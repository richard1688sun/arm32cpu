==> flow/design.v <==
module memory_pipeline_unit(
    input clk,
    input rst_n,
    input [31:0] instr_in,
    input branch_ref,
    input branch_in,
    input [6:0] pc_in,
    output [3:0] cond,       
    output [6:0] opcode,     
    output en_status,        
    output [3:0] rn,         
    output [3:0] rd,         
    output [1:0] shift_op,   
    output [11:0] imm12,     
    output [31:0] imm_branch,     
    output P,
    output U,
    output W,
    output [31:0] instr_output,
    output [6:0] pc_out
);
localparam [31:0] NOP = 32'b1110_00110010_0000_11110000_00000000;
reg [31:0] instr_reg;
reg branch_value_reg;
wire [3:0] cond_out, rn_out, rd_out, rs_out, rm_out;
wire [1:0] shift_op_out;
wire [4:0] imm5_out;
wire [11:0] imm12_out;
wire [31:0] imm_branch_out;
wire P_out, U_out, W_out;
wire en_status_out;
wire [6:0] opcode_out;
wire [31:0] instr_decoder_in;
reg [6:0] pc_reg;
assign cond = cond_out;
assign opcode = opcode_out;
assign en_status = en_status_out;
assign rn = rn_out; 
assign rd = rd_out;
assign shift_op = shift_op_out;
assign imm12 = imm12_out;
assign imm_branch = imm_branch_out;
assign P = P_out;
assign U = U_out;
assign W = W_out;
assign instr_output = instr_decoder_in;
assign pc_out = pc_reg;
idecoder decoder(
    .instr(instr_decoder_in),
    .cond(cond_out),
    .opcode(opcode_out),
    .en_status(en_status_out),
    .rn(rn_out),
    .rd(rd_out),
    .rs(),
    .rm(),
    .shift_op(shift_op_out),
    .imm5(),
    .imm12(imm12_out),
    .imm_branch(imm_branch_out),
    .P(P_out),
    .U(U_out),
    .W(W_out)
);
assign instr_decoder_in = (branch_ref == branch_value_reg) ? instr_reg : NOP;
always_ff @( posedge clk or negedge rst_n) begin
    if (~rst_n) begin
        instr_reg <= NOP;
    end else begin
        instr_reg <= instr_in;
    end
end
always_ff @( posedge clk or negedge rst_n) begin
    if (~rst_n) begin
        branch_value_reg <= 0;
    end else begin
        branch_value_reg <= branch_in;
    end
end
always_ff @( posedge clk or negedge rst_n) begin
    if (~rst_n) begin
        pc_reg <= 7'd0;
    end else begin
        pc_reg <= pc_in;
    end
end
endmodule: memory_pipeline_unit
module memory_unit(
    input clk,
    input rst_n,
    input [31:0] instr_in,
    input branch_in,
    input [6:0] pc_in,
    output [3:0] cond,       
    output [6:0] opcode,     
    output [3:0] rn,         
    output [3:0] rd,         
    output [1:0] shift_op,   
    output [11:0] imm12,     
    output [31:0] imm_branch,     
    output [31:0] instr_output,
    output [6:0] pc_out,
    input [31:0] status_reg,
    output [1:0] sel_pc,
    output sel_branch_imm,
    output sel_A,
    output sel_B,
    output [2:0] ALU_op,
    output sel_pre_indexed,
    output en_status,
    output [1:0] sel_w_addr1,
    output w_en1,
    output mem_w_en,
    output is_halt,
    output branch_ref_global
);
wire [3:0] cond_decoded;
wire [6:0] opcode_decoded;
wire en_status_decoded;
wire [3:0] rn_out;
wire [3:0] rd_out;
wire [1:0] shift_op_out;
wire [11:0] imm12_out;
wire [31:0] imm_branch_out;
wire P;
wire U;
wire W;
wire [31:0] instr_out;
assign cond = cond_decoded;
assign opcode = opcode_decoded;
assign rn = rn_out;
assign rd = rd_out;
assign shift_op = shift_op_out;
assign imm12 = imm12_out;
assign imm_branch = imm_branch_out;
assign instr_output = instr_out;
reg branch_ref_new;
assign branch_ref_global = branch_ref_new;
reg branch_ref_global_reg;
reg [1:0] sel_pc_reg;
reg sel_branch_imm_reg;
reg sel_A_reg;
reg sel_B_reg;
reg [2:0] ALU_op_reg;
reg en_status_reg;
reg sel_pre_indexed_reg;
reg [1:0] sel_w_addr1_reg;
reg w_en1_reg;
reg mem_w_en_reg;
reg is_halt_reg;
assign sel_pc = sel_pc_reg;
assign sel_branch_imm = sel_branch_imm_reg;
assign sel_A = sel_A_reg;
assign sel_B = sel_B_reg;
assign ALU_op = ALU_op_reg;
assign en_status = en_status_reg;
assign sel_pre_indexed = sel_pre_indexed_reg;
assign sel_w_addr1 = sel_w_addr1_reg;
assign w_en1 = w_en1_reg;
assign mem_w_en = mem_w_en_reg;
assign is_halt = is_halt_reg;
wire N;
wire Z;
wire C;
wire V;
assign N = status_reg[31];
assign Z = status_reg[30];
assign C = status_reg[29];
assign V = status_reg[28];
localparam [2:0] ADD = 3'b000;
localparam [2:0] SUB = 3'b001;
localparam [2:0] AND = 3'b010;
localparam [2:0] ORR = 3'b011;
localparam [2:0] XOR = 3'b111;
localparam [3:0] CMP = 4'b1010;  
localparam [6:0] HALT = 7'b0101010;
memory_pipeline_unit memory_pipeline_unit(
    .clk(clk),
    .rst_n(rst_n),
    .instr_in(instr_in),
    .branch_ref(branch_ref_global_reg),
    .branch_in(branch_in),
    .pc_in(pc_in),
    .cond(cond_decoded),
    .opcode(opcode_decoded),
    .en_status(en_status_decoded),
    .rn(rn_out),
    .rd(rd_out),
    .shift_op(shift_op_out),
    .imm12(imm12_out),
    .imm_branch(imm_branch_out),
    .P(P),
    .U(U),
    .W(W),
    .instr_output(instr_out),
    .pc_out(pc_out)
);
always_ff @(posedge clk or negedge rst_n) begin
    if (~rst_n) begin
        branch_ref_global_reg <= 1'b0;
    end else begin
        branch_ref_global_reg <= branch_ref_new;
    end
end
always_comb begin
    sel_pc_reg = 2'b00;
    sel_branch_imm_reg = 1'b0;
    sel_A_reg = 1'b0;
    sel_B_reg = 1'b0;
    ALU_op_reg = 3'b000;
    sel_pre_indexed_reg = 1'b0;
    en_status_reg = 1'b0;
    sel_w_addr1_reg = 2'b00;
    w_en1_reg = 1'b0;
    mem_w_en_reg = 1'b0;
    is_halt_reg = 1'b0;
    branch_ref_new = branch_ref_global_reg;
    if (opcode[6] == 0 && opcode[5:4] != 2'b10 && cond_decoded != 4'b1111)  begin
        if (opcode[3] == 1'b0) begin
            sel_A_reg = 1'b1;
        end  
        if (opcode[4] == 1'b0) begin
            sel_B_reg = 1'b1;
        end  
        case (opcode[2:0])
            3'b000: ALU_op_reg = ADD;
            3'b001: ALU_op_reg = SUB;
            3'b010: ALU_op_reg = SUB;
            3'b011: ALU_op_reg = AND;
            3'b100: ALU_op_reg = ORR;
            3'b101: ALU_op_reg = XOR;
            default: ALU_op_reg = ADD;
        endcase
        en_status_reg = en_status_decoded;
        if (opcode[3:0] != CMP) begin
            w_en1_reg = 1'b1;
        end
        mem_w_en_reg = 1'b0;
    end else if (opcode[6:5] == 2'b11 || opcode[6:3] == 4'b1000) begin  
        sel_A_reg = 1'b0;
        sel_pre_indexed_reg = P;
        if (opcode[3] == 1'b1) begin
            sel_B_reg = 1'b0;
        end else begin
            sel_B_reg = 1'b1;
        end
        case (U)
        1'b0: ALU_op_reg = SUB;
        default: ALU_op_reg = ADD;
        endcase
        en_status_reg = en_status_decoded;
        if (W) begin
            sel_w_addr1_reg = 2'b10;
        end  
        w_en1_reg = W;
        if (opcode[4] == 1'b1) begin     
            mem_w_en_reg = 1'b1;
        end  
    end else if (opcode[6:3] == 4'b1001) begin   
        if ((cond_decoded == 4'b0000 && Z) || 
            (cond_decoded == 4'b0001 && ~Z) || 
            (cond_decoded == 4'b0010 && C) || 
            (cond_decoded == 4'b0011 && ~C) || 
            (cond_decoded == 4'b0100 && N) || 
            (cond_decoded == 4'b0101 && ~N) || 
            (cond_decoded == 4'b0110 && V) || 
            (cond_decoded == 4'b0111 && ~V) || 
            (cond_decoded == 4'b1000 && C && ~Z) || 
            (cond_decoded == 4'b1001 && ~C || Z) || 
            (cond_decoded == 4'b1010 && N == V) || 
            (cond_decoded == 4'b1011 && N != V) || 
            (cond_decoded == 4'b1100 && (~Z && (N == V))) || 
            (cond_decoded == 4'b1101 && (Z || (N != V))) || 
            (cond_decoded == 4'b1110)) begin
            sel_pc_reg = 2'b11;
            branch_ref_new = ~branch_ref_global_reg;
        end else begin
            sel_pc_reg = 2'b00;
        end
        if (opcode[0] == 1'b1) begin
            sel_A_reg = 1'b1;
        end
        if (opcode[0] == 1'b1) begin
            sel_B_reg = 1'b0;
        end else begin
            sel_B_reg = 1'b1;
            sel_branch_imm_reg = 1'b1;
        end
        if (opcode[1] == 1'b1) begin
            sel_w_addr1_reg = 2'b01;
            w_en1_reg = 1'b1;
        end
    end else if (opcode == HALT) begin
        sel_pc_reg = 2'b01;
        is_halt_reg = 1'b1;
        branch_ref_new = ~branch_ref_global_reg;
    end
end
endmodule: memory_unit
module idecoder(
    input [31:0] instr,      
    output [3:0] cond,       
    output [6:0] opcode,     
    output en_status,        
    output [3:0] rn,         
    output [3:0] rd,         
    output [3:0] rs,         
    output [3:0] rm,         
    output [1:0] shift_op,   
    output [4:0] imm5,       
    output [11:0] imm12,     
    output [31:0] imm_branch,     
    output P,
    output U,
    output W
);
    reg en_status_reg;
    reg [1:0] shift_op_reg;
    reg [3:0] cond_reg, rn_reg, rd_reg, rs_reg, rm_reg;
    reg [6:0] opcode_reg;
    reg [4:0] imm5_reg;
    reg [11:0] imm12_reg;
    reg signed [31:0] imm_branch_reg;
    assign en_status = en_status_reg;
    assign shift_op = shift_op_reg;
    assign cond = cond_reg;
    assign rn = rn_reg;
    assign rd = rd_reg;
    assign rs = rs_reg;
    assign rm = rm_reg;
    assign opcode = opcode_reg;
    assign imm5 = imm5_reg;
    assign imm12 = imm12_reg;
    assign imm_branch = imm_branch_reg;
    assign type_I = instr[25];
    assign type_RS = instr[4];
    assign P = instr[24];
    assign U = instr[23];
    assign W = instr[21];
    always_comb begin
        cond_reg = instr[31:28];
        rn_reg = instr[19:16];
        rd_reg = instr[15:12];
        rs_reg = instr[11:8];
        rm_reg = instr[3:0];
        shift_op_reg = instr[6:5];
        imm5_reg = instr[11:7];
        imm12_reg = instr[11:0];
        imm_branch_reg = {{8{instr[23]}}, instr[23:0]};     
        en_status_reg = instr[20];
        case (instr[27:26])
            2'b00: begin  
                if(instr[27:21] == 7'b0011001) begin  
                    opcode_reg = 7'b0100000; 
                end else if(instr[27:21] == 7'b0001000) begin  
                    opcode_reg = 7'b0101010;
                end else if(instr[27:21] == 7'b0001001) begin  
                    if(instr[5] == 1'b0) begin  
                        opcode_reg = 7'b1001001;
                    end else begin  
                        opcode_reg = 7'b1001011;
                    end
                end else begin
                    if(type_I) begin
                        case(instr[24:21])
                            4'b0100: begin  
                                opcode_reg = 7'b0001000;
                            end
                            4'b0010: begin  
                                opcode_reg = 7'b0001001;
                            end
                            4'b1010: begin  
                                opcode_reg = 7'b0001010;
                            end
                            4'b0000: begin  
                                opcode_reg = 7'b0001011;
                            end
                            4'b1100: begin  
                                opcode_reg = 7'b0001100;
                            end
                            4'b0001: begin  
                                opcode_reg = 7'b0001101;
                            end
                            4'b1101: begin  
                                opcode_reg = 7'b0000000;
                            end
                            default: begin  
                                opcode_reg = 7'b0100000;
                            end
                        endcase
                    end else if(type_RS) begin
                        case(instr[24:21])
                            4'b0100: begin  
                                opcode_reg = 7'b0111000;
                            end
                            4'b0010: begin  
                                opcode_reg = 7'b0111001;
                            end
                            4'b1010: begin  
                                opcode_reg = 7'b0111010;
                            end
                            4'b0000: begin  
                                opcode_reg = 7'b0111011;
                            end
                            4'b1100: begin  
                                opcode_reg = 7'b0111100;
                            end
                            4'b0001: begin  
                                opcode_reg = 7'b0111101;
                            end
                            4'b1101: begin  
                                opcode_reg = 7'b0110000;
                            end
                            default: begin  
                                opcode_reg = 7'b0100000;
                            end
                        endcase
                    end else begin
                        case(instr[24:21])
                            4'b0100: begin  
                                opcode_reg = 7'b0011000;
                            end
                            4'b0010: begin  
                                opcode_reg = 7'b0011001;
                            end
                            4'b1010: begin  
                                opcode_reg = 7'b0011010;
                            end
                            4'b0000: begin  
                                opcode_reg = 7'b0011011;
                            end
                            4'b1100: begin  
                                opcode_reg = 7'b0011100;
                            end
                            4'b0001: begin  
                                opcode_reg = 7'b0011101;
                            end
                            4'b1101: begin  
                                opcode_reg = 7'b0010000;
                            end
                            default: begin  
                                opcode_reg = 7'b0100000;
                            end
                        endcase
                    end 
                end
            end
            2'b10: begin  
                if(instr[25:24] == 4'b10) begin
                    case(instr[31:28])
                        default: begin  
                            opcode_reg = 7'b1001000;
                        end
                    endcase
                end else begin  
                    opcode_reg = 7'b1001010;
                end
            end
            2'b01: begin  
                opcode_reg = {4'b0000, P, U, W};
                if (instr[20] == 1'b1) begin  
                    case (instr[25])
                    1'b0: begin      
                        if (instr[19:16] == 4'b1111) begin
                            opcode_reg[6:3] = 4'b1000;
                        end else begin   
                            opcode_reg[6:3] = 4'b1100;
                        end
                    end
                    default: begin
                        opcode_reg[6:3] = 4'b1101;
                    end
                    endcase
                end else begin  
                    case (instr[25])
                    1'b0: begin      
                        opcode_reg[6:3] = 4'b1110;
                    end
                    default: begin
                        opcode_reg[6:3] = 4'b1111; 
                    end
                    endcase
                end
                end
            default: begin  
                opcode_reg = 7'b0100000;
            end
        endcase
    end
endmodule: idecoder
; Tool chain data of memory_unit
; The steps from the RTL of memory_unit to its reports follow in flow order.
; Lines are those of the file above, counted from 1.
; Library cell names are shortened.
; Not given: n/a
[inputs]
top_module = memory_unit
clk_port = clk
lib = sky130hd
lib_corner = tt_025C_1v80

; Word-level counts
; Source: Yosys, flattened and elaborated, memories not mapped. Widths are those after wreduce; folded enables and synchronous resets count as part of the registers. Registers that Yosys merges into a memory's read port (data or address) are not register bits. Print and check cells do not count.
[bits]
register_bits = 41
word_cells = 155
inputBits = 74
[classes]
n_reduce_logical = 39
logic = 6
n_mux = 64
n_eq = 42
[op_table]
columns = cell, n
row1 = case mux 6 bit (select 7 bit), 2
row2 = equality test 4 bit (second input constant), 13
row3 = two-way mux 1 bit, 39
row4 = case mux 5 bit (select 7 bit), 1
row5 = two-way mux 32 bit, 1
row6 = two-way mux 7 bit, 3
row7 = equality test 4 x 3 -> 1 bit (second input constant), 5
row8 = logical AND 1 bit, 18
row9 = two-way mux 2 bit, 9
row10 = logical OR 1 bit, 17
row11 = equality test 7 x 4 -> 1 bit (second input constant), 2
row12 = equality test 4 x 2 -> 1 bit (second input constant), 3
row13 = case mux 4 bit (select 3 bit), 1
row14 = case mux 3 bit (select 4 bit), 1
row15 = two-way mux 6 bit, 2
row16 = case mux 3 bit (select 3 bit), 1
row17 = two-way mux 3 bit, 3
row18 = equality test 4 x 1 -> 1 bit (second input constant), 2
row19 = inequality test 4 bit (second input constant), 2
row20 = zero test 4 bit, 2
row21 = equality test 7 x 5 -> 1 bit (second input constant), 1
row22 = equality test 7 x 6 -> 1 bit (second input constant), 1
row23 = inverter 1 bit, 6
row24 = equality test 2 bit (second input constant), 3
row25 = equality test 3 x 2 -> 1 bit (second input constant), 2
row26 = equality test 3 bit (second input constant), 2
row27 = two-way mux 4 bit, 1
row28 = equality test 3 x 1 -> 1 bit (second input constant), 1
; Other operator kinds: 6; their cells: 7.

; Longest topological paths
; Depth = most cells in a row (Yosys ltp): at word level without a register or memory, in the mapped netlist without a sequential cell, where the memories' decode and read muxes count.
[depth]
word_depth = 22
abc_area = 1
depth_mapped = 19
mapped_depth_nobuf = 18

; After synthesis
; The flow's flattened synthesis, as Yosys stat reports it; memories are mapped. The netlist is that of the ABC_AREA named above (0 if unset); the other value can give another one.
[by_type]
columns = cell_type, n, type_area_um2
row1 = dfrtp_1, 31, 775.744
row2 = buf_4, 64, 480.461
row3 = nand2_1, 77, 289.027
row4 = dfstp_2, 10, 262.752
row5 = inv_1, 59, 221.462
row6 = nor2_1, 44, 165.158
row7 = nand3_1, 23, 115.11
row8 = ha_1, 4, 50.048
row9 = nand2_2, 6, 37.536
row10 = o21ai_0, 7, 35.034
row11 = nor2_4, 3, 33.782
row12 = nand3_2, 3, 30.029
row13 = a21oi_1, 5, 25.024
row14 = or2_2, 4, 25.024
row15 = nor2_2, 3, 18.768
row16 = o21ai_2, 2, 17.517
row17 = a21oi_4, 1, 16.266
row18 = inv_2, 4, 15.014
; Not listed: further types 14, cells in them 16.
[synth_totals]
seqArea_um2 = 1038.5
yosys_area_um2 = 2720.1
flip_flops = 41
cell_count = 366

; Timing after synthesis
; Path of least setup slack by OpenSTA after synthesis, without wires, with an ideal clock, recovery checks aside; 20% of the period is set as input and as output delay. Where synthesis merged equal registers, the netlist keeps one of their names.
[synth_path]
path_type = input to output
start = in status_reg[31]
end = out branch_ref_global
path_buffers = 0
driving_pins = 10
delay_ns = 0.950
input_delay_ns = 1.578
path_slack_ns = 3.784
tclk_ns = 7.89
out_delay_ns = 1.578
t_arrival_ns = 2.528
launch_ns = 1.578
period_less_setup_slack_ns = 4.106
; "delay_ns" is the arrival time less input delay plus setup time.
; At an output port there is no setup time.
; "driving_pins": output pins that drive a net of the path, with the launching flip-flop's if there is one; two outputs of one cell count as two.
; "period_less_setup_slack_ns" = period - worst setup slack (recovery checks aside). The figure is calculated, with input and output delays left at 20% of the set period.
; Between the ends stands the longest chain of elaborated cells between them, by number of cells; it is not shown to be the way that was timed. Of several equally long chains one is given.
; Each line given opens the expression or statement behind the cell; cells for indexed reads and writes are added by Yosys, which also makes memories of some case tables.
[synth_between]
cell_sequence = xnor2_1 nand2_1 nand3_1 nand3_1 nor2_1 nand3_1 nand3_2 nand2_2 nand2_1 nand2_1
elab_chain_len = 16
cells_between = 26
classes_between = eq/ne (2); mux (4); logic (1); reduce/logical (19)
[synth_rtl]
columns = element, line_no
row1 = from (decl), 103  ; input [31:0] status_reg,
row2 = logical AND 1 bit, 264  ; (cond_decoded == 4'b0100 && N) ||
row3 = logical OR 1 bit (11 in a row), 260  ; if ((cond_decoded == 4'b0000 && Z) ||
row4 = two-way mux 1 bit, 260
row5 = two-way mux 1 bit, 259  ; end else if (opcode[6:3] == 4'b1001) begin
row6 = two-way mux 1 bit, 239  ; end else if (opcode[6:5] == 2'b11 || opcode[6:3] == 4'b1000) begin
row7 = two-way mux 1 bit, 218  ; if (opcode[6] == 0 && opcode[5:4] != 2'b10 && cond_decoded != 4'b1111)  begin
row8 = to (decl), 115  ; output branch_ref_global
; Some nets on the timed path still bear RTL names; the line given drives or declares the net.
[synth_nets]
columns = signal, line_no
row1 = sel_pc[0], 218

Add stored flow runs of memory_unit

memory_unit through Yosys and OpenROAD on sky130hd: 2 stored runs, unordered, with their settings. The constraints put input and output delay at 20% of the set period each and load the outputs with 0.01 pF.

# run A
==> flow/run.sh <==
#!/bin/bash
# the make line also repeats the synthesis and layout settings of config.mk as NAME=value (left out here)
make -C /OpenROAD-flow-scripts/flow DESIGN_CONFIG=/design/flow/config.mk WORK_HOME=/design/flow/orfs CLKGATE_MAP_FILE= finish
==> flow/config.mk <==
export PLATFORM = sky130hd
export DESIGN_NAME = memory_unit
export DESIGN_NICKNAME = memory_unit
export VERILOG_FILES = /design/flow/design.v
export SDC_FILE = /design/flow/constraint.sdc
export NUM_CORES = 4
export LEC_CHECK = 0
export ABC_AREA = 1
export CAP_MARGIN = 20
export CORE_MARGIN = 3
export CORE_UTILIZATION = 69
export CTS_CLUSTER_DIAMETER = 59
export CTS_CLUSTER_SIZE = 97
export MAX_ROUTING_LAYER = met5
export PLACE_DENSITY = 0.7
export SETUP_SLACK_MARGIN = 0.95
export SLEW_MARGIN = 40
==> flow/constraint.sdc <==
create_clock -name core_clock -period 4.36 [get_ports {clk}]
set_input_delay 0.8720 -clock core_clock [delete_from_list [all_inputs] [get_ports {clk}]]
set_output_delay 0.8720 -clock core_clock [all_outputs]
set_load 0.01 [all_outputs]

==> run A: results <==
outcome="unfinished; error GPL-0301 in placement"

# run B
==> flow/run.sh <==
#!/bin/bash
# the make line also repeats the synthesis and layout settings of config.mk as NAME=value (left out here)
make -C /OpenROAD-flow-scripts/flow DESIGN_CONFIG=/design/flow/config.mk WORK_HOME=/design/flow/orfs CLKGATE_MAP_FILE= finish
==> flow/config.mk <==
export PLATFORM = sky130hd
export DESIGN_NAME = memory_unit
export DESIGN_NICKNAME = memory_unit
export VERILOG_FILES = /design/flow/design.v
export SDC_FILE = /design/flow/constraint.sdc
export NUM_CORES = 4
export LEC_CHECK = 0
export ABC_AREA = 0
export CAP_MARGIN = 20
export CELL_PAD_IN_SITES_DETAIL_PLACEMENT = 0
export CELL_PAD_IN_SITES_GLOBAL_PLACEMENT = 3
export CORE_MARGIN = 2
export CORE_UTILIZATION = 47
export PLACE_DENSITY = 0.69
export SETUP_SLACK_MARGIN = 1.01
export SLEW_MARGIN = 0
==> flow/constraint.sdc <==
create_clock -name core_clock -period 3.78 [get_ports {clk}]
set_input_delay 0.7560 -clock core_clock [delete_from_list [all_inputs] [get_ports {clk}]]
set_output_delay 0.7560 -clock core_clock [all_outputs]
set_load 0.01 [all_outputs]

==> run B: results <==
outcome="unfinished; error GPL-0301 in placement"
