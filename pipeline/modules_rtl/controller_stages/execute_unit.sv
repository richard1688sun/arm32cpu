==> flow/design.v <==
module execute_pipeline_unit(
    input clk,
    input rst_n,
    input [31:0] instr_in,
    input branch_in,
    input sel_stall,
    input [6:0] pc_in,
    output [3:0] cond,       
    output [6:0] opcode,     
    output [3:0] rn,         
    output [3:0] rs,         
    output [3:0] rm,         
    output [4:0] imm5,       
    output branch_value,
    output [31:0] instr_output,
    output [6:0] pc_out
);
localparam [31:0] NOP = 32'b1110_00110010_0000_11110000_00000000;
reg [31:0] instr_reg;
reg branch_value_reg;
wire [3:0] cond_out, rn_out, rs_out, rm_out;
wire [4:0] imm5_out;
wire [6:0] opcode_out;
wire [31:0] instr_decoder_in;
reg [6:0] pc_reg;
assign cond = cond_out;
assign opcode = opcode_out;
assign rn = rn_out; 
assign rs = rs_out;
assign rm = rm_out;
assign imm5 = imm5_out;
assign branch_value = branch_value_reg;
assign instr_output = instr_decoder_in;
assign pc_out = pc_reg; 
idecoder decoder(
    .instr(instr_decoder_in),
    .cond(cond_out),
    .opcode(opcode_out),
    .en_status(),
    .rn(rn_out),
    .rd(),
    .rs(rs_out),
    .rm(rm_out),
    .shift_op(),
    .imm5(imm5_out),
    .imm12(),
    .imm_branch(),
    .P(),
    .U(),
    .W()
);
assign instr_decoder_in = instr_reg;
always_ff @( posedge clk or negedge rst_n) begin
    if (~rst_n) begin
        instr_reg <= NOP;
    end else begin
        if (sel_stall == 1'b0) begin
            instr_reg <= instr_in;
        end
    end
end
always_ff @( posedge clk or negedge rst_n) begin
    if (~rst_n) begin
        branch_value_reg <= 0;
    end else begin
        if (sel_stall == 1'b1) begin
            branch_value_reg <= branch_value_reg;
        end else begin
            branch_value_reg <= branch_in;
        end
    end
end
always_ff @( posedge clk or negedge rst_n) begin
    if (~rst_n) begin
        pc_reg <= 7'd0;
    end else begin
        pc_reg <= pc_in;
    end
end
endmodule: execute_pipeline_unit
module execute_unit(
    input clk,
    input rst_n,
    input [31:0] instr_in,
    input branch_in,
    input [6:0] pc_in,
    output [6:0] opcode,     
    output [3:0] rn,         
    output [3:0] rs,         
    output [3:0] rm,         
    output [4:0] imm5,       
    output branch_value,
    output [31:0] instr_output,
    output [6:0] pc_out,
    input [3:0] rn_memory,                   
    input [3:0] rd_memory,                   
    input [6:0] opcode_memory,               
    input [1:0] sel_w_addr1_memory,                
    input [3:0] rt_memory_wait,              
    input [6:0] opcode_memory_wait,          
    input [3:0] rt_writeback,                
    input [6:0] opcode_writeback,            
    output [1:0] sel_A_in,
    output [1:0] sel_B_in,
    output [1:0] sel_shift_in,
    output sel_shift,
    output en_A,
    output en_B,
    output en_S,
    output stall_pc
);
localparam [6:0] opcode_NOP = 7'b0100000;
localparam [31:0] instr_NOP = 32'b1110_00110010_0000_11110000_00000000;
reg [1:0] sel_A_in_reg;
reg [1:0] sel_B_in_reg;
reg [1:0] sel_shift_in_reg;
reg sel_shift_reg;
reg en_A_reg;
reg en_B_reg;
reg en_S_reg;
reg stall_pc_reg;
assign sel_A_in = sel_A_in_reg;
assign sel_B_in = sel_B_in_reg;
assign sel_shift_in = sel_shift_in_reg;
assign sel_shift = sel_shift_reg;
assign en_A = en_A_reg;
assign en_B = en_B_reg;
assign en_S = en_S_reg;
assign stall_pc = stall_pc_reg;
wire [3:0] cond_out;
wire [6:0] opcode_out;
wire [3:0] rn_out;
wire [3:0] rs_out;
wire [3:0] rm_out;
wire [4:0] imm5_out;
wire branch_value_out;
wire [31:0] instr_out;
assign opcode = opcode_out;
assign rn = rn_out;
assign rs = rs_out;
assign rm = rm_out;
assign imm5 = imm5_out;
assign branch_value = branch_value_out;
assign instr_output = (stall_pc_reg == 1'b1)? instr_NOP : instr_out;    
execute_pipeline_unit execute_pipeline_unit(
    .clk(clk),
    .rst_n(rst_n),
    .instr_in(instr_in),
    .branch_in(branch_in),
    .sel_stall(stall_pc_reg),
    .pc_in(pc_in),
    .cond(cond_out),
    .opcode(opcode_out),
    .rn(rn_out),
    .rs(rs_out),  
    .rm(rm_out),
    .imm5(imm5_out),
    .branch_value(branch_value_out),
    .instr_output(instr_out),
    .pc_out(pc_out)
);
always_comb begin
    sel_A_in_reg = 2'b00;
    sel_B_in_reg = 2'b00;
    sel_shift_in_reg = 2'b00;
    sel_shift_reg = 1'b0;
    en_A_reg = 1'b0;
    en_B_reg = 1'b0;
    en_S_reg = 1'b0;     
    stall_pc_reg = 1'b0;
    if (opcode_out != opcode_NOP && ((!opcode_out[6] && opcode_out[3:0] != 4'b0000) || opcode_out[6:5] == 2'b11)) begin      
        if (opcode_memory != opcode_NOP                                                                                      
            && ((sel_w_addr1_memory == 2'b10 && rn_out == rn_memory)                                                         
            || (!opcode_memory[6] && rn_out == rd_memory))) begin                                                            
            sel_A_in_reg = 2'b01;     
        end else if (opcode_writeback != opcode_NOP                                                                         
            && (opcode_writeback[6:4] == 3'b110 || opcode_writeback[6:3] == 4'b1000)                                         
            && (rt_writeback == rn_out)) begin                                                                              
            sel_A_in_reg = 2'b10;     
        end
    end
    if ((!opcode_out[6] && opcode_out[4]) || (opcode_out[6:5] == 2'b11 && opcode_out[3]) || (opcode_out[6:2] == 5'b10010 && opcode_out[0])) begin    
        if (opcode_memory != opcode_NOP 
            && ((sel_w_addr1_memory == 2'b10 && rm_out == rn_memory)
            || (!opcode_memory[6] && rm_out == rd_memory))) begin
            sel_B_in_reg = 2'b01;     
        end else if (opcode_writeback != opcode_NOP                                                                    
            && (opcode_writeback[6:4] == 3'b110 || opcode_writeback[6:3] == 4'b1000)                                   
            && (rt_writeback == rm_out)) begin                                                                         
            sel_B_in_reg = 2'b10;     
        end
    end
    if (opcode_out[6:4] == 3'b011) begin
        if (opcode_memory != opcode_NOP
            && ((sel_w_addr1_memory == 2'b10 && rs_out == rn_memory) 
            || (!opcode_memory[6] && rs_out == rd_memory))) begin
            sel_shift_in_reg = 2'b01;    
        end else if (opcode_writeback != opcode_NOP                                                                    
            && (opcode_writeback[6:4] == 3'b110 || opcode_writeback[6:3] == 4'b1000)                                   
            && (rt_writeback == rs_out)) begin                                                                         
            sel_shift_in_reg = 2'b10;     
        end
    end
    if ((opcode_out != opcode_NOP && ((!opcode_out[6] && opcode_out[3:0] != 4'b0000) || opcode_out[6:5] == 2'b11)                                
            && (((opcode_memory[6:4] == 3'b110 || opcode_memory[6:3] == 4'b1000) && rd_memory == rn_out)                                         
                || ((opcode_memory_wait[6:4] == 3'b110 || opcode_memory_wait[6:3] == 4'b1000) && rt_memory_wait == rn_out)))                     
        || (((!opcode_out[6] && opcode_out[4]) || (opcode_out[6:5] == 2'b11 && opcode_out[3]) || (opcode_out[6:2] == 5'b10010 && opcode_out[0]))   
            && (((opcode_memory[6:4] == 3'b110 || opcode_memory[6:3] == 4'b1000) && rd_memory == rm_out)                                         
                || ((opcode_memory_wait[6:4] == 3'b110 || opcode_memory_wait[6:3] == 4'b1000) && rt_memory_wait == rm_out)))                     
        || ((opcode_out[6:4] == 3'b011)                                                                                                          
            && (((opcode_memory[6:4] == 3'b110 || opcode_memory[6:3] == 4'b1000) && rd_memory == rs_out)                                         
                || ((opcode_memory_wait[6:4] == 3'b110 || opcode_memory_wait[6:3] == 4'b1000) && rt_memory_wait == rs_out)))) begin              
        stall_pc_reg = 1'b1;             
    end
    if (opcode_out[6] == 0 && opcode_out[5:4] != 2'b10 && cond_out != 4'b1111)  begin
        if (opcode_out[4] == 1'b1) begin
            sel_shift_reg = opcode_out[5];
        end
        if (opcode_out[3] == 1'b1) begin
            en_A_reg = 1'b1;
        end
        if (opcode_out[4] == 1'b1) begin
            en_B_reg = 1'b1;
        end
        if (opcode_out[4] == 1'b1) begin
            en_S_reg = 1'b1;
        end
    end else if (opcode_out[6:5] == 2'b11 || opcode_out[6:3] == 4'b1000) begin  
        if (opcode_out[3] == 1'b0) begin
            if (opcode_out[6:4] == 3'b100) begin  
                sel_A_in_reg = 2'b11;        
            end  
            en_A_reg = 1'b1;
        end else begin   
            en_A_reg = 1'b1;
            en_B_reg = 1'b1;
            en_S_reg = 1'b1;
        end
    end else if (opcode_out[6:3] == 4'b1001) begin   
        if (opcode[0] == 1'b0) begin
            sel_A_in_reg = 2'b11;
        end
        sel_shift_reg = 1'b1;
        sel_shift_in_reg = 2'b11;
        if (opcode[0] == 1'b0) begin
            en_A_reg = 1'b1;
        end
        if (opcode_out[0] == 1'b1) begin
            en_B_reg = 1'b1;
        end
        en_S_reg = 1'b1;
    end
end
endmodule: execute_unit
module idecoder(
    input [31:0] instr,      
    output [3:0] cond,       
    output [6:0] opcode,     
    output en_status,        
    output [3:0] rn,         
    output [3:0] rd,         
    output [3:0] rs,         
    output [3:0] rm,         
    output [1:0] shift_op,   
    output [4:0] imm5,       
    output [11:0] imm12,     
    output [31:0] imm_branch,     
    output P,
    output U,
    output W
);
    reg en_status_reg;
    reg [1:0] shift_op_reg;
    reg [3:0] cond_reg, rn_reg, rd_reg, rs_reg, rm_reg;
    reg [6:0] opcode_reg;
    reg [4:0] imm5_reg;
    reg [11:0] imm12_reg;
    reg signed [31:0] imm_branch_reg;
    assign en_status = en_status_reg;
    assign shift_op = shift_op_reg;
    assign cond = cond_reg;
    assign rn = rn_reg;
    assign rd = rd_reg;
    assign rs = rs_reg;
    assign rm = rm_reg;
    assign opcode = opcode_reg;
    assign imm5 = imm5_reg;
    assign imm12 = imm12_reg;
    assign imm_branch = imm_branch_reg;
    assign type_I = instr[25];
    assign type_RS = instr[4];
    assign P = instr[24];
    assign U = instr[23];
    assign W = instr[21];
    always_comb begin
        cond_reg = instr[31:28];
        rn_reg = instr[19:16];
        rd_reg = instr[15:12];
        rs_reg = instr[11:8];
        rm_reg = instr[3:0];
        shift_op_reg = instr[6:5];
        imm5_reg = instr[11:7];
        imm12_reg = instr[11:0];
        imm_branch_reg = {{8{instr[23]}}, instr[23:0]};     
        en_status_reg = instr[20];
        case (instr[27:26])
            2'b00: begin  
                if(instr[27:21] == 7'b0011001) begin  
                    opcode_reg = 7'b0100000; 
                end else if(instr[27:21] == 7'b0001000) begin  
                    opcode_reg = 7'b0101010;
                end else if(instr[27:21] == 7'b0001001) begin  
                    if(instr[5] == 1'b0) begin  
                        opcode_reg = 7'b1001001;
                    end else begin  
                        opcode_reg = 7'b1001011;
                    end
                end else begin
                    if(type_I) begin
                        case(instr[24:21])
                            4'b0100: begin  
                                opcode_reg = 7'b0001000;
                            end
                            4'b0010: begin  
                                opcode_reg = 7'b0001001;
                            end
                            4'b1010: begin  
                                opcode_reg = 7'b0001010;
                            end
                            4'b0000: begin  
                                opcode_reg = 7'b0001011;
                            end
                            4'b1100: begin  
                                opcode_reg = 7'b0001100;
                            end
                            4'b0001: begin  
                                opcode_reg = 7'b0001101;
                            end
                            4'b1101: begin  
                                opcode_reg = 7'b0000000;
                            end
                            default: begin  
                                opcode_reg = 7'b0100000;
                            end
                        endcase
                    end else if(type_RS) begin
                        case(instr[24:21])
                            4'b0100: begin  
                                opcode_reg = 7'b0111000;
                            end
                            4'b0010: begin  
                                opcode_reg = 7'b0111001;
                            end
                            4'b1010: begin  
                                opcode_reg = 7'b0111010;
                            end
                            4'b0000: begin  
                                opcode_reg = 7'b0111011;
                            end
                            4'b1100: begin  
                                opcode_reg = 7'b0111100;
                            end
                            4'b0001: begin  
                                opcode_reg = 7'b0111101;
                            end
                            4'b1101: begin  
                                opcode_reg = 7'b0110000;
                            end
                            default: begin  
                                opcode_reg = 7'b0100000;
                            end
                        endcase
                    end else begin
                        case(instr[24:21])
                            4'b0100: begin  
                                opcode_reg = 7'b0011000;
                            end
                            4'b0010: begin  
                                opcode_reg = 7'b0011001;
                            end
                            4'b1010: begin  
                                opcode_reg = 7'b0011010;
                            end
                            4'b0000: begin  
                                opcode_reg = 7'b0011011;
                            end
                            4'b1100: begin  
                                opcode_reg = 7'b0011100;
                            end
                            4'b0001: begin  
                                opcode_reg = 7'b0011101;
                            end
                            4'b1101: begin  
                                opcode_reg = 7'b0010000;
                            end
                            default: begin  
                                opcode_reg = 7'b0100000;
                            end
                        endcase
                    end 
                end
            end
            2'b10: begin  
                if(instr[25:24] == 4'b10) begin
                    case(instr[31:28])
                        default: begin  
                            opcode_reg = 7'b1001000;
                        end
                    endcase
                end else begin  
                    opcode_reg = 7'b1001010;
                end
            end
            2'b01: begin  
                opcode_reg = {4'b0000, P, U, W};
                if (instr[20] == 1'b1) begin  
                    case (instr[25])
                    1'b0: begin      
                        if (instr[19:16] == 4'b1111) begin
                            opcode_reg[6:3] = 4'b1000;
                        end else begin   
                            opcode_reg[6:3] = 4'b1100;
                        end
                    end
                    default: begin
                        opcode_reg[6:3] = 4'b1101;
                    end
                    endcase
                end else begin  
                    case (instr[25])
                    1'b0: begin      
                        opcode_reg[6:3] = 4'b1110;
                    end
                    default: begin
                        opcode_reg[6:3] = 4'b1111; 
                    end
                    endcase
                end
                end
            default: begin  
                opcode_reg = 7'b0100000;
            end
        endcase
    end
endmodule: idecoder
# Step by step through the tools: execute_unit
# What the tools print for execute_unit, step after step.
# Lines are those of the file above, counted from 1.
# Cell names lack the library's common part.
inputs:
  top: "execute_unit"
  clock_port: "clk"
  cell_library: "sky130hd"
  corner: "tt_025C_1v80"

# After elaboration
# Source: Yosys, flattened and elaborated, memories not mapped. Widths are those after wreduce; folded enables and synchronous resets count as part of the registers. Registers that Yosys merges into a memory's read port (data or address) are not register bits. Print and check cells do not count.
bits:
  latchBits: 0
  inputBits: 81
  n_memories: 0
  clocked_rd_ports_x_width: 0
  romBits: 0
  output_inout_bits: 75
  reg_bits: 40
  mem_bits_rw: 0
  word_cells: 151
classes:
  muxes: 52
  n_cmp: 0
  div_mod_pow: 0
  n_addsub: 0
  n_reduce_logical: 49
  shifts: 0
  bitwise: 1
  equal: 46
  n_mul: 0
ops:
  columns: ["operator", "n"]
  rows:
  - ["case mux 6 bit (select 7 bit)", 2]
  - ["== test 4 bit", 15]
  - ["two-way mux 2 bit", 20]
  - ["== test 4 bit with constant B", 9]
  - ["case mux 5 bit (select 7 bit)", 1]
  - ["two-way mux 32 bit", 1]
  - ["logical AND 1 bit", 29]
  - ["!= test 7 x 6 -> 1 bit with constant B", 3]
  - ["two-way mux 7 bit", 3]
  - ["two-way mux 1 bit", 18]
  - ["logical OR 1 bit", 15]
  - ["== test 7 x 4 -> 1 bit with constant B", 2]
  - ["== test 3 bit with constant B", 4]
  - ["case mux 4 bit (select 3 bit)", 1]
  - ["two-way mux 6 bit", 2]
  - ["case mux 3 bit (select 3 bit)", 1]
  - ["== test 2 bit with constant B", 4]
  - ["== test 7 x 5 -> 1 bit with constant B", 1]
  - ["two-way mux 3 bit", 2]
  - ["== test 5 bit with constant B", 1]
  - ["== test 4 x 1 -> 1 bit with constant B", 1]
  - ["== test 4 x 2 -> 1 bit with constant B", 1]
  - ["== test 4 x 3 -> 1 bit with constant B", 1]
  - ["!= test 4 bit with constant B", 1]
  - ["zero test 4 bit", 1]
  - ["nonzero test 4 bit", 1]
  - ["two-way mux 4 bit", 1]
  - ["== test 3 x 2 -> 1 bit with constant B", 1]
# Not listed: further kinds 5, cells in them 6.

# Logic depth
# Longest topological path by Yosys (ltp), each cell counted once; first at word level (registers and memories cut), then after technology mapping (sequential cells cut; the memories' decode and read muxes count).
depth:
  ltp_word: 17
  abc_area: 0
  ltp_mapped: 10

# After synthesis
# Source: synth_stat.txt of the flow (Yosys; design flattened, memories mapped). It holds for the ABC_AREA given above (unset counts as 0); a run with the other value may have another netlist.
# Totals and module areas in this step are rounded.
types:
  columns: ["cell", "n", "type_area_um2"]
  rows:
  - ["dfrtp_1", 30, 750.72]
  - ["mux2_4", 30, 450.432]
  - ["xnor2_1", 33, 289.027]
  - ["dfstp_2", 10, 262.752]
  - ["xor2_1", 17, 148.893]
  - ["buf_4", 19, 142.637]
  - ["and2_1", 20, 125.12]
  - ["or3_1", 12, 75.072]
  - ["nand2_1", 15, 56.304]
  - ["ha_1", 4, 50.048]
  - ["buf_6", 4, 45.043]
  - ["clkbuf_1", 12, 45.043]
  - ["nor2_1", 12, 45.043]
  - ["o21ai_0", 9, 45.043]
  - ["nand4_1", 7, 43.792]
  - ["inv_1", 11, 41.29]
  - ["nand3_1", 7, 35.034]
  - ["nor3_1", 7, 35.034]
# Not listed: further types 35, cells in them 65.
mapped:
  ffs: 40
  cells: 324
  yosys_area_mm2: 0.0032
  seqArea_mm2: 0.001
  buf_cells: 41
# The figures by module come from a second, unflattened synthesis with its own total; it is not the netlist above.
unflattened:
  hier_cells: 358
  area_unflattened_mm2: 0.0035
# Each row is one instance without its submodules.
by_module:
  columns: ["module", "n_cells", "instances", "mod_area_mm2"]
  rows:
  - ["execute_pipeline_unit", 77, 1, 0.0016]
  - ["execute_unit", 157, 1, 0.001]
  - ["idecoder", 124, 1, 0.00091]

# Timing after synthesis
# Path of least setup slack by OpenSTA after synthesis, without wires, with an ideal clock, recovery checks aside; 20% of the period is set as input and as output delay. Where synthesis merged equal registers, the netlist keeps one of their names.
synth_timing:
  kind: "reg2out"
  start: "register execute_pipeline_unit.instr_reg[26]"
  end: "output instr_output[10]"
  clock_period_ps: 3350
  setup_slack_ps: 33
  path_delay_ps: 2647
  output_delay_ps: 670
  arrival_time_ps: 2647
  stages: 11
  period_less_setup_slack_ps: 3317
# "path_delay_ps" is the arrival time less input delay plus setup time.
# A path that ends at an output port has no setup time.
# "stages" counts driving pins, that of a launching flip-flop among them; a cell with two outputs on the path counts twice.
# "period_less_setup_slack_ps" is the clock period less the worst setup slack; recovery checks do not enter. This is arithmetic on one report: input and output delays are still those of the set period (20% each).
# Between the ends stands the longest chain of elaborated cells between them, by number of cells; it is not shown to be the way that was timed. Of several equally long chains one is given.
# A line is the first line of the expression or statement that the cell stems from. Yosys adds cells for indexed reads and writes and turns some case tables into memories.
synth_via:
  path_cell_list: "dfrtp_1 -> inv_1 -> ha_1 -> inv_1 -> nor3b_1 -> a32oi_2 -> or4b_4 -> a311oi_4 -> nor2_2 -> clkbuf_1 -> and2_1"
  elab_chain_len: 14
  cone_cells: 32
synth_rtl:
  columns: ["element", "line_no", "rtl"]
  rows:
  - ["start: declaration", 19, "reg [31:0] instr_reg;"]
  - ["start: assignment", 55, "instr_reg <= NOP;"]
  - ["start: assignment", 58, "instr_reg <= instr_in;"]
  - ["== test 7 x 4 -> 1 bit", 312, "end else if(instr[27:21] == 7'b0001001) begin"]
  - ["two-way mux 7 bit", 312, null]
  - ["two-way mux 7 bit", 310, "end else if(instr[27:21] == 7'b0001000) begin"]
  - ["two-way mux 7 bit", 308, "if(instr[27:21] == 7'b0011001) begin"]
  - ["case mux 4 bit (select 3 bit)", 306, "case (instr[27:26])"]
  - ["zero test 1 bit", 204, "if ((opcode_out != opcode_NOP && ((!opcode_out[6] && opcode_out[3:0] != 4'b0000) || opcode_out[6:5] == 2'b11)"]
  - ["logical AND 1 bit", 204, null]
  - ["logical OR 1 bit", 204, null]
  - ["logical AND 1 bit x2", 204, null]
  - ["logical OR 1 bit x2", 204, null]
  - ["two-way mux 1 bit", 204, null]
  - ["two-way mux 32 bit", 144, "assign instr_output = (stall_pc_reg == 1'b1)? instr_NOP : instr_out;"]
  - ["end: declaration", 93, "output [31:0] instr_output,"]

# Path in the finished layout
# From the final timing report of run A: the path of least setup slack in the routed layout; clock arrival at registers is part of the times.
# The report prints the path's times to 10 ps; the period is as set.
layout_timing:
  kind: "in2out"
  start: "input rd_memory[3]"
  end: "output stall_pc"
  output_delay_ps: 920
  setup_slack_ps: 140
  stages: 11
  arrival_time_ps: 3540
  input_delay_ps: 920
  clock_period_ps: 4610
# Between the ends stands the longest chain of elaborated cells between them, by number of cells; it is not shown to be the way that was timed. Of several equally long chains one is given.
layout_via:
  path_cell_list: "clkdlybuf4s50_1 -> xnor2_1 -> nand4_1 -> o22a_1 -> o32a_1 -> o32ai_4 -> buf_4 -> nor2_4 -> buf_12 -> inv_1 -> clkdlybuf4s50_1"
  elab_chain_len: 7
  cone_cells: 15
  lines_between: 6
layout_rtl:
  columns: ["element", "line_no", "rtl"]
  rows:
  - ["start: declaration", 96, "input [3:0] rd_memory,"]
  - ["== test 4 bit", 205, "&& (((opcode_memory[6:4] == 3'b110 || opcode_memory[6:3] == 4'b1000) && rd_memory == rn_out)"]
  - ["logical AND 1 bit", 205, null]
  - ["logical OR 1 bit", 205, null]
  - ["logical AND 1 bit", 204, "if ((opcode_out != opcode_NOP && ((!opcode_out[6] && opcode_out[3:0] != 4'b0000) || opcode_out[6:5] == 2'b11)"]
  - ["logical OR 1 bit x2", 204, null]
  - ["two-way mux 1 bit", 204, null]
  - ["end: declaration", 110, "output stall_pc"]

# Flow runs of execute_unit

Settings and measured results of 2 stored flow runs for module execute_unit (sky130hd), not sorted in any way. The constraints put input and output delay at 20% of the set period each and load the outputs with 0.01 pF.
By "period_reached_ps" is meant the clock period of the run minus its worst setup slack. This is arithmetic on one report: input and output delays are still those of the set period (20% each).
"timing.worst_path_ps" = time allowed to the worst setup path (clock period - input delay - output delay, where it has them) - its slack; a late launch clock adds to it, a late capture clock takes from it.
"design_power_mw" rests on the timing tool's default activity at the inputs, not on a simulated workload.
"timing.worst_path_ps" is known to 10 ps.
Results are given in rounded form.

--- run A ---
==> flow/run.sh <==
#!/bin/bash
# the make line also repeats the synthesis and layout settings of config.mk as NAME=value (left out here)
make -C /OpenROAD-flow-scripts/flow DESIGN_CONFIG=/design/flow/config.mk WORK_HOME=/design/flow/orfs CLKGATE_MAP_FILE= finish
==> flow/config.mk <==
export PLATFORM = sky130hd
export DESIGN_NAME = execute_unit
export DESIGN_NICKNAME = execute_unit
export VERILOG_FILES = /design/flow/design.v
export SDC_FILE = /design/flow/constraint.sdc
export NUM_CORES = 4
export LEC_CHECK = 0
export CAP_MARGIN = 20
export CELL_PAD_IN_SITES_GLOBAL_PLACEMENT = 3
export CORE_ASPECT_RATIO = 1.18
export CORE_MARGIN = 10
export CORE_UTILIZATION = 31
export GPL_TIMING_DRIVEN = 1
export HOLD_SLACK_MARGIN = 0.28
export MIN_ROUTING_LAYER = met2
export PLACE_DENSITY_LB_ADDON = 0.19
export SLEW_MARGIN = 20
==> flow/constraint.sdc <==
create_clock -name core_clock -period 4.61 [get_ports {clk}]
set_input_delay 0.9220 -clock core_clock [delete_from_list [all_inputs] [get_ports {clk}]]
set_output_delay 0.9220 -clock core_clock [all_outputs]
set_load 0.01 [all_outputs]

==> results, as YAML <==
results:
  final_die_area_mm2: 0.015
  tns_ps: 0
  finish.stdcell_area_mm2: 0.005
  layout_utilization_pct: 49
  period_reached_ps: 4467
  design_power_mw: 1.2
  timing.worst_path_ps: 2620
  timing.worst_path_kind: "in2out"
  timing.setup.ws_ps: 140
  post_synth_area_mm2: 0.0032

--- run B ---
==> flow/run.sh <==
#!/bin/bash
# the make line also repeats the synthesis and layout settings of config.mk as NAME=value (left out here)
make -C /OpenROAD-flow-scripts/flow DESIGN_CONFIG=/design/flow/config.mk WORK_HOME=/design/flow/orfs CLKGATE_MAP_FILE= finish
==> flow/config.mk <==
export PLATFORM = sky130hd
export DESIGN_NAME = execute_unit
export DESIGN_NICKNAME = execute_unit
export VERILOG_FILES = /design/flow/design.v
export SDC_FILE = /design/flow/constraint.sdc
export NUM_CORES = 4
export LEC_CHECK = 0
export CAP_MARGIN = 20
export CELL_PAD_IN_SITES_GLOBAL_PLACEMENT = 0
export CORE_MARGIN = 6
export CORE_UTILIZATION = 46
export CTS_CLUSTER_DIAMETER = 77
export GPL_TIMING_DRIVEN = 0
export PLACE_DENSITY_LB_ADDON = 0.27
export SETUP_SLACK_MARGIN = 0.52
export SLEW_MARGIN = 20
==> flow/constraint.sdc <==
create_clock -name core_clock -period 3.56 [get_ports {clk}]
set_input_delay 0.7120 -clock core_clock [delete_from_list [all_inputs] [get_ports {clk}]]
set_output_delay 0.7120 -clock core_clock [all_outputs]
set_load 0.01 [all_outputs]

==> results, as YAML <==
results:
  final_die_area_mm2: 0.0091
  tns_ps: -3900
  finish.stdcell_area_mm2: 0.0056
  layout_utilization_pct: 86
  period_reached_ps: 3720
  design_power_mw: 1.6
  timing.worst_path_ps: 3010
  timing.worst_path_kind: "reg2out"
  timing.setup.ws_ps: -160
  post_synth_area_mm2: 0.0032
